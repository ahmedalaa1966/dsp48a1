==> flow/design.v <==
module muxreg (in,clk,select,reset,clk_en,q);
    parameter size = 18 ;
    parameter RSTYPE = 1 ;
    input select,reset,clk_en ;
    input clk ;
    input [size-1:0] in ;
    output  [size-1:0] q ;
    reg [size-1:0] wire1 ;
   generate
  if(RSTYPE)begin
    always @(posedge clk) begin
       if (reset)
          wire1=0 ;
        else
         if(clk_en)
            wire1 = in ; 
    end
    assign q = (select==1) ? wire1: in ;
   end
   else begin
      always @(posedge clk or posedge reset) begin
       if (reset)
          wire1=0 ;
        else
         if(clk_en)
            wire1 = in ; 
    end
    assign q = (select==1) ? wire1: in ;
   end
  endgenerate
endmodule
# Step by step through the tools: muxreg
# What the tools print for muxreg, step after step.
# Lines are those of the file above, counted from 1.
# Operators: Yosys type, input widths -> output width; for muxes data width and select width s.
# A cell with - has no value.
# inputs
top	muxreg
clk_port	clk
cell_library	sky130hd
pvt_corner	tt_025C_1v80

# Elaborated design
# Counts by Yosys on the flattened word-level netlist (proc, flatten, opt, wreduce; memories kept). Register bits leave out memories and registers merged into their read ports (data or address); mux counts leave out enables and synchronous resets folded into registers. Print and check cells are left out. Cells with the same type and inputs are merged into one.
# bits
regBits	18
input_bits	22
out_inout_bits	18
word_cells	2
# classes
muxes	1
# op_table
op	count
$mux 18	1

# Logic depth
# Longest topological path by Yosys (ltp), each cell counted once; first at word level (registers and memories cut), then after technology mapping (sequential cells cut; the memories' decode and read muxes count).
# logic_depth
ltp_word	1
abc_area	0
mapped_depth	4

# Netlist
# Yosys stat after the flow's synthesis: flattened, memories mapped to cells. It holds for the ABC_AREA given above (unset counts as 0); a run with the other value may have another netlist.
# mapped
yosys_area_um2	915.9
cell_count	78
flip_flops	18
buf_cells	6
sequential_area_um2	360.3
# types
cell	count
sky130_fd_sc_hd__dfxtp_1	18
sky130_fd_sc_hd__mux2i_1	18
sky130_fd_sc_hd__mux2_4	10
sky130_fd_sc_hd__mux2_2	8
sky130_fd_sc_hd__nor2_1	18
sky130_fd_sc_hd__buf_6	2
sky130_fd_sc_hd__buf_12	1
sky130_fd_sc_hd__buf_8	1
sky130_fd_sc_hd__buf_2	1
sky130_fd_sc_hd__clkbuf_2	1

# Timing after synthesis
# Path of least setup slack by OpenSTA after synthesis, without wires, with an ideal clock, recovery checks aside; 20% of the period is set as input and as output delay. Where synthesis merged equal registers, the netlist keeps one of their names.
# synth_timing
kind	input-to-output
startpoint	input port select
endpoint	output port q[10]
path_buffers	2
output_delay_ps	258
tclk_ps	1290
launch_ps	258
required_ps	1032
input_delay_ps	258
path_delay_ps	568
t_arrival_ps	826
driving_pins	3
slack_ps	206
synth_period_reached_ps	1084
# "path_delay_ps" = arrival - input delay + setup time.
# At an output port there is no setup time.
# "driving_pins" counts driving pins, that of a launching flip-flop among them; a cell with two outputs on the path counts twice.
# "synth_period_reached_ps" is the clock period less the worst setup slack; recovery checks do not enter. This is arithmetic on one report: input and output delays are still those of the set period (20% each).
# Between the ends stands the longest chain of elaborated cells between them, by number of cells; it is not shown to be the way that was timed. Of several equally long chains one is given.
# Each line given opens the expression or statement behind the cell; cells for indexed reads and writes are added by Yosys, which also makes memories of some case tables.
# synth_between
path_cell_list	sky130_fd_sc_hd__buf_6 > sky130_fd_sc_hd__buf_12 > sky130_fd_sc_hd__mux2_4
elab_chain_len	1
# synth_lines
item	line_no	source
from (decl)	4	input select,reset,clk_en ;
$mux 18	18	assign q = (select==1) ? wire1: in ;
to (decl)	7	output  [size-1:0] q ;

# Timing after layout
# Path of least setup slack in the final report of record 2 (OpenROAD, finished layout, wires in). Where an end is a register, its clock arrival counts in the times.
# The report prints the path's times to 10 ps; the period is as set.
# layout_timing
kind	reg-to-output
startpoint	register wire1[3]
endpoint	output port q[3]
tclk_ps	562
path_buffers	1
t_arrival_ps	1000
driving_pins	3
output_delay_ps	110
slack_ps	-550
required_ps	450
launch_ps	280
# Between the ends stands the longest chain of elaborated cells between them, by number of cells; it is not shown to be the way that was timed. Of several equally long chains one is given.
# layout_between
path_cell_list	sky130_fd_sc_hd__dfxtp_2 > sky130_fd_sc_hd__mux2_4 > sky130_fd_sc_hd__buf_6
elab_chain_len	1
# layout_lines
item	line_no	source
from (decl)	8	reg [size-1:0] wire1 ;
from (assign)	13	wire1=0 ;
from (assign)	16	wire1 = in ;
$mux 18	18	assign q = (select==1) ? wire1: in ;
to (decl)	7	output  [size-1:0] q ;

Design muxreg on sky130hd. What follows are 2 stored runs of the flow, each under its own settings; their order means nothing. The constraints put input and output delay at 20% of the set period each and load the outputs with 0.01 pF.
"period_less_ws_ps" means the clock period less the worst setup slack. The figure is calculated, with input and output delays left at 20% of the set period.
By "critical_path_time_ps" is meant the share of the clock period that the worst setup path is allowed (20% is reserved at inputs, 20% at outputs), minus its slack. Clock arrival times at its registers enter into it.
By "fin_power_mw" is meant OpenSTA's value without simulated activity: inputs other than the clock are taken to toggle once in ten clock periods, and the tool carries that through the logic.
"critical_path_time_ps" is given in steps of 10 ps.

Record 1, flow files:
==> flow/run.sh <==
#!/bin/bash
# the make line also repeats the synthesis and layout settings of config.mk as NAME=value (left out here)
make -C /OpenROAD-flow-scripts/flow DESIGN_CONFIG=/design/flow/config.mk WORK_HOME=/design/flow/orfs CLKGATE_MAP_FILE= finish
==> flow/config.mk <==
export PLATFORM = sky130hd
export DESIGN_NAME = muxreg
export DESIGN_NICKNAME = muxreg
export VERILOG_FILES = /design/flow/design.v
export SDC_FILE = /design/flow/constraint.sdc
export NUM_CORES = 4
export LEC_CHECK = 0
export CAP_MARGIN = 20
export CELL_PAD_IN_SITES_DETAIL_PLACEMENT = 2
export CELL_PAD_IN_SITES_GLOBAL_PLACEMENT = 3
export CORE_ASPECT_RATIO = 1.15
export CORE_MARGIN = 9
export CORE_UTILIZATION = 40
export CTS_CLUSTER_DIAMETER = 107
export CTS_CLUSTER_SIZE = 79
export MIN_ROUTING_LAYER = met2
export PLACE_DENSITY_LB_ADDON = 0.29
export SETUP_SLACK_MARGIN = 0.11
export SLEW_MARGIN = 20
export TNS_END_PERCENT = 95
==> flow/constraint.sdc <==
create_clock -name core_clock -period 0.633 [get_ports {clk}]
set_input_delay 0.1266 -clock core_clock [delete_from_list [all_inputs] [get_ports {clk}]]
set_output_delay 0.1266 -clock core_clock [all_outputs]
set_load 0.01 [all_outputs]

Record 1: did not finish, placement stopped with FLW-0024

Record 2, flow files:
==> flow/run.sh <==
#!/bin/bash
# the make line also repeats the synthesis and layout settings of config.mk as NAME=value (left out here)
make -C /OpenROAD-flow-scripts/flow DESIGN_CONFIG=/design/flow/config.mk WORK_HOME=/design/flow/orfs CLKGATE_MAP_FILE= finish
==> flow/config.mk <==
export PLATFORM = sky130hd
export DESIGN_NAME = muxreg
export DESIGN_NICKNAME = muxreg
export VERILOG_FILES = /design/flow/design.v
export SDC_FILE = /design/flow/constraint.sdc
export NUM_CORES = 4
export LEC_CHECK = 0
export ABC_AREA = 0
export CAP_MARGIN = 20
export CELL_PAD_IN_SITES_GLOBAL_PLACEMENT = 0
export CORE_MARGIN = 2
export CORE_UTILIZATION = 35
export CTS_CLUSTER_DIAMETER = 282
export CTS_CLUSTER_SIZE = 16
export MAX_ROUTING_LAYER = met4
export MIN_ROUTING_LAYER = met2
export PLACE_DENSITY = 0.48
export SLEW_MARGIN = 20
export TNS_END_PERCENT = 20
==> flow/constraint.sdc <==
create_clock -name core_clock -period 0.562 [get_ports {clk}]
set_input_delay 0.1124 -clock core_clock [delete_from_list [all_inputs] [get_ports {clk}]]
set_output_delay 0.1124 -clock core_clock [all_outputs]
set_load 0.01 [all_outputs]

==> results of record 2, as CSV <==
result,value
fin_hold_ws_ps,341
fin_power_mw,2.889
critical_path_time_ps,1000
critical_path_type,"reg-to-output"
timing.setup.ws_ps,-548
period_less_ws_ps,1110
final_stdcell_area_um2,1421.4
total_die_area_um2,3042.1
synth_area_um2,915.9
tns_ps,-10911
finalUtil_pct,57.4
